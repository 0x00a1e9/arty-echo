==> flow/design.v <==
module FIFO
#(
    parameter ADDR_WIDTH = 8,
    parameter DATA_WIDTH = 8
)
(
    input  wire                  CLK,
    input  wire                  w_enable,
    input  wire                  r_enable,
    input  wire [DATA_WIDTH-1:0] w_data,
    output reg  [DATA_WIDTH-1:0] r_data,
    output reg  [ADDR_WIDTH:0]   count
);
reg [ADDR_WIDTH-1:0] w_addr;
reg [ADDR_WIDTH-1:0] r_addr;
reg [DATA_WIDTH-1:0] ram [ADDR_WIDTH**2-1:0];
initial begin
    r_data <= 0;
    count  <= 0;
    w_addr <= 0;
    r_addr <= 0;
end
always @(posedge CLK) begin : dpm
    if (w_enable)
        ram[w_addr] <= w_data;
    if (r_enable)
        r_data      <= ram[r_addr];
end
always @(posedge CLK) begin : addr
    if (w_enable)
        w_addr <= w_addr + 1'b1;
    if (r_enable)
        r_addr <= r_addr + 1'b1;
end
always @(posedge CLK) begin : count_data
    case ({w_enable, r_enable})
        2'b00: count <= count;
        2'b01: count <= count - 1'b1;
        2'b10: count <= count + 1'b1;
        2'b11: count <= count;
    endcase
end
endmodule
module UART_RX_CTRL
#(
    parameter [ 2:0] WAIT_START  = 3'b001,
    parameter [ 2:0] STORE_START = 3'b010,
    parameter [ 2:0] STORE_DATA  = 3'b011,
    parameter [ 2:0] STORE_STOP  = 3'b100,
    parameter [ 2:0] STORE_LAST  = 3'b101,
    parameter [13:0] TMR_MAX     = 14'b10100010110000  
)(
    input  wire        CLK,
    input  wire        UART_RX,
    output reg  [ 7:0] recv_data,
    output wire        vald_data
);
reg  [ 2:0] rx_reg    = 3'd0;
reg  [ 2:0] rx_state  = WAIT_START;
reg  [13:0] rx_tmr    = 14'd0;
reg  [ 2:0] bit_count = 3'd0;
wire        sample_point;
initial begin
    rx_reg    = 3'd0;
    rx_state  = WAIT_START;
    rx_tmr    = 14'd0;
    bit_count = 3'd0;
end
always @(posedge CLK) begin : rx_latch_n_shift
    rx_reg <= {rx_reg[1:0], UART_RX};
end
function set_startbit_detected;
    input state, rx2, rx1;
    begin
        if (state==WAIT_START && rx2==1'b1 && rx1==1'b0)
            set_startbit_detected = 1'b1;
        else
            set_startbit_detected = 1'b0;
    end
endfunction
assign startbit_detected = set_startbit_detected(
                            rx_state,
                            rx_reg[2],
                            rx_reg[1]
                        );
always @(posedge CLK) begin : rx_timer
    if (startbit_detected == 1'b1) begin
        rx_tmr <= 14'd0;
    end
    else begin
        if (rx_tmr == TMR_MAX)
            rx_tmr <= 14'd0;
        else
            rx_tmr <= rx_tmr + 14'd1;
    end
end
assign sample_point = (rx_tmr == 14'd0)? 1'b1 : 1'b0;
always @(posedge CLK) begin : state_transition_n_bit_count
    case (rx_state)
        WAIT_START:
            if (startbit_detected == 1'b1) begin
                rx_state <= STORE_START;
                bit_count <= 3'd0;
            end
        STORE_START:
            if (sample_point == 1'b1) begin
                if (rx_reg[1] == 1'b0)
                    rx_state <= STORE_DATA;
                else  
                    rx_state <= WAIT_START;
            end
        STORE_DATA:
            if (sample_point == 1'b1) begin
                recv_data <= {rx_reg[1], recv_data[7:1]};
                if (bit_count == 3'd7)
                    rx_state <= STORE_STOP;
                else
                    bit_count <= bit_count + 3'd1;
            end
        STORE_STOP:
            if (sample_point == 1'b1) begin
                if (rx_reg[1] == 1'b1)
                    rx_state <= STORE_LAST;
                else  
                    rx_state <= WAIT_START;
            end
        STORE_LAST:
            rx_state <= WAIT_START;
        default:  
            rx_state <= WAIT_START;
    endcase
end
assign vald_data = (rx_state == STORE_LAST)? 1'b1 : 1'b0;
endmodule
module UART
#(
    parameter [ 2:0] WAIT_ACTI      = 3'b001,
    parameter [ 2:0] SEND_CHAR      = 3'b010,
    parameter [ 2:0] RDY            = 3'b011,
    parameter [ 2:0] WAIT_RDY       = 3'b100,
    parameter [ 3:0] BTN_STR_LEN    = 4'd8,
    parameter [ 1:0] PARROT_STR_LEN = 2'd3,
    parameter        BTN            = 1'b0,
    parameter        PARROT         = 1'b1
)
(
    input  wire CLK,        
    input  wire btn_0,      
    output wire UART_TX,    
    input  wire UART_RX     
);
reg  [ 2:0] uart_state;
reg  [ 7:0] btn_str        [ 7:0];
reg  [ 3:0] str_idx;
reg         send_mode;
reg         send_char;
wire        send;
reg  [ 7:0] send_data;
wire        ready;
assign send = send_char;
wire [ 7:0] recv_data;
wire        vald_data;
wire        w_enable;
wire        r_enable;
wire [ 7:0] r_data;
wire [ 8:0] count;
initial begin : asynchronous_reset
    uart_state     <= WAIT_ACTI;
    btn_str[0]     <= 8'h02;  
    btn_str[1]     <= 8'h41;  
    btn_str[2]     <= 8'h52;  
    btn_str[3]     <= 8'h54;  
    btn_str[4]     <= 8'h59;  
    btn_str[5]     <= 8'h0D;  
    btn_str[6]     <= 8'h0A;  
    btn_str[7]     <= 8'h03;  
    send_char      <= 1'b0;
    send_data      <= 0;
end
UART_TX_CTRL uart_tx_ctrl (
    CLK,
    send,
    send_data,
    ready,
    UART_TX
);
UART_RX_CTRL uart_rx_ctrl (
    CLK,
    UART_RX,
    recv_data,
    vald_data
);
assign w_enable = (vald_data == 1'b1 && count < 2**8);
assign r_enable = (count > 0 && uart_state == WAIT_ACTI)? 1 : 0;
FIFO fifo (
    CLK,
    w_enable,
    r_enable,
    recv_data,  
    r_data,
    count
);
always @(posedge CLK) begin : state_transition
    case (uart_state)
        WAIT_ACTI:
            if (r_enable) begin
                uart_state <= SEND_CHAR;
                send_mode  <= PARROT;
            end
            else if (btn_0 == 1'b1) begin
                uart_state <= SEND_CHAR;
                send_mode  <= BTN;
            end
        SEND_CHAR:
            uart_state <= RDY;
        RDY:
            uart_state <= WAIT_RDY;
        WAIT_RDY:
            if (ready == 1'b1) begin
                case (send_mode)
                    PARROT: begin
                        uart_state <= WAIT_ACTI;
                    end
                    BTN: begin
                        if (str_idx == BTN_STR_LEN)
                            uart_state <= WAIT_ACTI;
                        else
                            uart_state <= SEND_CHAR;
                    end
                endcase
            end
        default:  
            uart_state <= WAIT_ACTI;
    endcase
end
always @(posedge CLK) begin : inc_idx
    if (uart_state == WAIT_ACTI)
        str_idx <= 0;
    else if (uart_state == SEND_CHAR)
        str_idx <= str_idx + 1;
end
always @(posedge CLK) begin : char_load
    if (uart_state == SEND_CHAR) begin
        send_char <= 1'b1;
        if (send_mode == PARROT)
            send_data <= r_data;
        else if (send_mode == BTN)
            send_data <= btn_str[str_idx];
    end
    else begin
        send_char <= 1'b0;
    end
end
endmodule
module UART_TX_CTRL
#(
    parameter [ 1:0] RDY       = 2'b01,
    parameter [ 1:0] LOAD      = 2'b10,
    parameter [ 1:0] SEND      = 2'b11,
    parameter [ 3:0] IDX_MAX   = 10,
    parameter [13:0] TMR_MAX   = 14'b10100010110000  
)
(
    input  wire       CLK,
    input  wire       send,
    input  wire [7:0] send_data,
    output wire       ready,
    output wire       UART_TX
);
reg         tx_bit;
reg  [ 1:0] tx_state;
reg  [ 9:0] tx_data;
reg  [ 3:0] index;
reg  [13:0] tx_tmr;
wire        bit_done;
initial begin
    tx_bit   = 1'b1;
    tx_state = RDY;
    tx_tmr   = 14'b00000000000000;
end
always @(posedge CLK) begin : state_transition
    case (tx_state)
        RDY:
            if (send)
                tx_state <= LOAD;
        LOAD:
            tx_state <= SEND;
        SEND:
            if (bit_done) begin
                if (index == IDX_MAX)
                    tx_state <= RDY;
                else
                    tx_state <= LOAD;
            end
        default:  
            tx_state <= RDY;
    endcase
end
always @(posedge CLK) begin : timing
    if (tx_state == RDY) begin
        tx_tmr <= 14'd0;
    end
    else begin
        if (bit_done)
            tx_tmr <= 14'd0;
        else
            tx_tmr <= tx_tmr + 1;
    end
end
always @(posedge CLK) begin : increment_index
    if (tx_state == RDY)
        index <= 0;
    else if (tx_state == LOAD)
        index <= index + 1;
end
always @(posedge CLK) begin : data_latch
    if (send)
        tx_data <= {1'b1, send_data, 1'b0};
end
always @(posedge CLK) begin : bit0
    if (tx_state == RDY)
        tx_bit <= 1'b1;
    else if (tx_state == LOAD)
        tx_bit <= tx_data[index];
end
assign bit_done = (tx_tmr == TMR_MAX)? 1 : 0;
assign UART_TX   = tx_bit;
assign ready     = (tx_state == RDY)? 1 : 0;
endmodule
# Reports on UART
# What the tools print for UART, step after step.
# Lines are those of the file above, counted from 1.
# Cell names lack the library's common part.
# Not given: n/a
dict set report setup {
  top_module {UART}
  clk_port {CLK}
  lib {sky130hd}
  lib_corner {tt_025C_1v80}
}

# Word level
# Source: Yosys, flattened and elaborated, memories not mapped. Widths are those after wreduce. Print and check cells do not count. Equal cells are merged and count once.
# Memory sizes are those after Yosys's memory passes, which may raise the word count (mostly to a power of two), join words into wider ones and drop unused or constant bits.
dict set report op_classes {
  addsub 9
  n_cmp 2
  n_eq 30
  shifts 1
  mux 37
  n_logic 2
  reduce_logical 17
}
# operator count
set ops {}
lappend ops {{3-bit 2-to-1 mux} 14}
lappend ops {{14-bit by 1-bit adder with 14-bit output with constant B} 2}
lappend ops {{14-bit equality test with constant B} 2}
lappend ops {{3-bit case mux with 4-bit select} 2}
lappend ops {{9-bit case mux with 2-bit select} 1}
lappend ops {{8-bit by 1-bit adder with 8-bit output with constant B} 2}
lappend ops {{8-bit 2-to-1 mux} 2}
lappend ops {{14-bit zero test} 1}
lappend ops {{2-bit by 1-bit != test with 1-bit output with constant B} 7}
lappend ops {{3-bit by 2-bit equality test with 1-bit output with constant B} 4}
lappend ops {{3-bit equality test with constant B} 4}
lappend ops {{3-bit case mux with 2-bit select} 2}
lappend ops {{10-bit by 4-bit indexed select with 1-bit output} 1}
lappend ops {{2-bit 2-to-1 mux} 5}
lappend ops {{9-bit by 1-bit adder with 9-bit output with constant B} 1}
lappend ops {{9-bit by 1-bit subtractor with 9-bit output with constant B} 1}
lappend ops {{9-bit by 1-bit greater-than comparator with 1-bit output with constant B} 1}
lappend ops {{9-bit less-than comparator with constant B} 1}
lappend ops {{1-bit 2-to-1 mux} 9}
lappend ops {{2-bit equality test with constant B} 4}
lappend ops {{2-bit AND reduction} 4}
lappend ops {{4-bit by 1-bit adder with 4-bit output with constant B} 2}
lappend ops {{4-bit equality test with constant B} 2}
lappend ops {{2-bit OR reduction} 3}
lappend ops {{3-bit by 1-bit equality test with 1-bit output with constant B} 2}
lappend ops {{2-bit case mux with 3-bit select} 1}
lappend ops {{6-bit 2-to-1 mux} 1}
lappend ops {{5-bit AND reduction} 1}
# Not listed: further kinds 9, cells in them 16.
dict set report word_totals {
  regBits 102
  mem_bits_rw 512
  romBits 48
  clocked_rd_ports_x_width 14
  mem_count 2
  inputBits 3
  output_inout_bits 1
  wordCells 118
}
# memory words width read_ports wr line
set mem_list {}
lappend mem_list {fifo.ram 64 8 1 1 16} ;# reg [DATA_WIDTH-1:0] ram [ADDR_WIDTH**2-1:0];
lappend mem_list {btn_str 8 6 1 0 153} ;# reg  [ 7:0] btn_str        [ 7:0];

# Logic depth
# Depth = most cells in a row (Yosys ltp): at word level without a register or memory, in the mapped netlist without a sequential cell, where the memories' decode and read muxes count.
dict set report depth {
  word_depth 5
  ABC_AREA 0
  ltp_mapped 11
  ltp_nobuf 11
}

# Mapped cells and area
# The flow's flattened synthesis, as Yosys stat reports it; memories are mapped. The netlist is that of the ABC_AREA named above (0 if unset); the other value can give another one.
# cell count
set by_type {}
lappend by_type {edfxtp_1 577}
lappend by_type {mux4_2 145}
lappend by_type {dfxtp_1 47}
lappend by_type {nor2_1 137}
lappend by_type {mux2i_1 35}
lappend by_type {ha_1 21}
lappend by_type {xnor2_1 24}
lappend by_type {xor2_1 22}
lappend by_type {nand2_1 45}
lappend by_type {a21oi_1 25}
lappend by_type {clkbuf_1 31}
lappend by_type {buf_6 10}
lappend by_type {nand3_1 22}
lappend by_type {inv_1 25}
lappend by_type {mux2_2 7}
lappend by_type {o21ai_0 13}
lappend by_type {o221ai_1 7}
lappend by_type {nor3_1 12}
# Other cell types: 43; their cells: 113.
dict set report synth_totals {
  cells 1318
  synth_area_um2 24866.3
  seq_area_um2 18267.5
  ffs 624
  buffers 63
}
# By module: a second synthesis without flattening, with its own total; a netlist apart from the flattened one above.
dict set report hier_totals {
  hier_cells 1409
  hier_area_um2 25199.2
}
# Each row is one instance without its submodules.
# module instances cells mod_area_um2
set modules {}
lappend modules {FIFO 1 1041 21359.2}
lappend modules {UART_TX_CTRL 1 132 1312.5}
lappend modules {UART_RX_CTRL 1 117 1291.2}
lappend modules {UART 1 119 1236.2}

# Worst setup path after synthesis
# Source: OpenSTA report_checks on the synthesized netlist (no wires, ideal clock, input and output delay 20% of the period each), path of least setup slack; recovery checks are left aside. Register names are those of the netlist, which keeps one name where synthesis merged equal registers.
dict set report synth_timing {
  kind {register to register}
  from {reg uart_state[2]}
  to {reg fifo.count[5]}
  clock_period_ps 3470
  launch_ps 0
  arrival_time_ps 3350
  path_slack_ps -138
  delay_ps 3608
  path_stages 12
  path_buffers 0
  period_less_setup_slack_ps 3608
}
# "delay_ps" is the arrival time less input delay plus setup time.
# "path_stages" counts driving pins, that of a launching flip-flop among them; a cell with two outputs on the path counts twice.
# "period_less_setup_slack_ps" = period - worst setup slack (recovery checks aside). The figure is calculated, with input and output delays left at 20% of the set period.
# Between the ends stands the longest chain of elaborated cells between them, by number of cells; it is not shown to be the way that was timed. Of several equally long chains one is given.
# A line is the first line of the expression or statement that the cell stems from. Yosys adds cells for indexed reads and writes and turns some case tables into memories.
# At most two assigning lines are given for a register; there are more.
# Ways into the end's enable are left out, as the timed path ends at the data pin.
dict set report synth_between {
  path_cell_list {edfxtp_1 or3b_2 a31oi_1 inv_1 ha_1 inv_1 ha_1 a21oi_1 a21boi_0 o21ai_0 nor2b_1 xnor2_1}
  elab_chain_len 5
  cells_between 6
  cone_classes {eq/ne (3); mux (2); reduce/logical (1)}
}
# item line
set synth_rtl {}
lappend synth_rtl {{from (decl)} 152} ;# reg  [ 2:0] uart_state;
lappend synth_rtl {{from (assign)} 207} ;# uart_state <= SEND_CHAR;
lappend synth_rtl {{from (assign)} 211} ;# uart_state <= SEND_CHAR;
lappend synth_rtl {{3-bit by 1-bit equality test with 1-bit output} 194} ;# assign r_enable = (count > 0 && uart_state == WAIT_ACTI)? 1 : 0;
lappend synth_rtl {{1-bit logical AND} 194}
lappend synth_rtl {{1-bit 2-to-1 mux} 194}
lappend synth_rtl {{2-bit equality test} 36} ;# case ({w_enable, r_enable})
lappend synth_rtl {{9-bit case mux with 2-bit select} 36}
lappend synth_rtl {{to (assign)} 37} ;# 2'b00: count <= count;
lappend synth_rtl {{to (assign)} 38} ;# 2'b01: count <= count - 1'b1;
lappend synth_rtl {{to (decl)} 12} ;# output reg  [ADDR_WIDTH:0]   count

# Worst path after layout
# Path of least setup slack in the final report of flow run 1 (OpenROAD, finished layout, wires in). Where an end is a register, its clock arrival counts in the times.
# The path's times are printed in steps of 10 ps; the period is the one set.
dict set report layout_timing {
  kind {register to register}
  from {reg uart_state[2]}
  to {reg fifo.count[5]}
  clock_period_ps 5280
  launch_ps 570
  arrival_time_ps 3820
  path_slack_ps 1820
  path_stages 13
  path_buffers 1
}
# Between the ends stands the longest chain of elaborated cells between them, by number of cells; it is not shown to be the way that was timed. Of several equally long chains one is given.
# At most two assigning lines are given for a register; there are more.
# Ways into the end's enable are left out, as the timed path ends at the data pin.
dict set report layout_between {
  path_cell_list {edfxtp_1 or3b_2 a31oi_2 buf_4 inv_1 ha_1 inv_1 ha_1 a21oi_1 a21boi_0 o21ai_0 nor2b_1 xnor2_1}
  elab_chain_len 5
  cells_between 6
  cone_classes {eq/ne (3); mux (2); reduce/logical (1)}
}
# item line
set layout_rtl {}
lappend layout_rtl {{from (decl)} 152} ;# reg  [ 2:0] uart_state;
lappend layout_rtl {{from (assign)} 207} ;# uart_state <= SEND_CHAR;
lappend layout_rtl {{from (assign)} 211} ;# uart_state <= SEND_CHAR;
lappend layout_rtl {{3-bit by 1-bit equality test with 1-bit output} 194} ;# assign r_enable = (count > 0 && uart_state == WAIT_ACTI)? 1 : 0;
lappend layout_rtl {{1-bit logical AND} 194}
lappend layout_rtl {{1-bit 2-to-1 mux} 194}
lappend layout_rtl {{2-bit equality test} 36} ;# case ({w_enable, r_enable})
lappend layout_rtl {{9-bit case mux with 2-bit select} 36}
lappend layout_rtl {{to (assign)} 37} ;# 2'b00: count <= count;
lappend layout_rtl {{to (assign)} 38} ;# 2'b01: count <= count - 1'b1;
lappend layout_rtl {{to (decl)} 12} ;# output reg  [ADDR_WIDTH:0]   count

; 2 stored runs of UART in the flow (synthesis by Yosys, layout by OpenROAD, sky130hd cells), in arbitrary order. Constraints: input delay and output delay 20% of the set period each, output load 0.01 pF.
; "achievedPeriod_ps" means the clock period less the worst setup slack. The figure is calculated, with input and output delays left at 20% of the set period.
; "worst_setup_path_time_ps" means the part of the period allowed to the worst setup path (the constraints hold back 20% at inputs and 20% at outputs) less its slack; where the path has registers, the arrival times of their clocks count too.
; "power_w" is the tool's figure for a default switching activity; nothing was simulated.
; "worst_setup_path_time_ps" is given in steps of 10 ps.

[flow run 1: settings]
period_ns = 5.28
CORE_UTILIZATION = 63
SETUP_SLACK_MARGIN = 0.42
PLACE_DENSITY_LB_ADDON = 0.16
HOLD_SLACK_MARGIN = 0.27
CORE_MARGIN = 9
CTS_CLUSTER_SIZE = 60
CTS_CLUSTER_DIAMETER = 354
CAP_MARGIN = 20
SLEW_MARGIN = 20
[flow run 1: results]
synthesis_area_um2 = 24866.3
power_w = 0.007578
total_negative_slack_ps = 0
achievedPeriod_ps = 3464
worst_setup_path_time_ps = 3460
timing.worst_path_kind = register to register
holdWs_ps = 349
finish.utilization_frac = 0.665
finalCellArea_um2 = 25826.0
die_um2 = 46945.9
timing.setup.ws_ps = 1816

[flow run 2: settings]
period_ns = 4.56
CAP_MARGIN = 20
CORE_MARGIN = 2
CORE_UTILIZATION = 40
SLEW_MARGIN = 20
[flow run 2: results]
synthesis_area_um2 = 24866.3
power_w = 0.011725
total_negative_slack_ps = 0
achievedPeriod_ps = 3402
worst_setup_path_time_ps = 3400
timing.worst_path_kind = register to register
holdWs_ps = 350
finish.utilization_frac = 0.453
finalCellArea_um2 = 27878.0
die_um2 = 64176.1
timing.setup.ws_ps = 1158
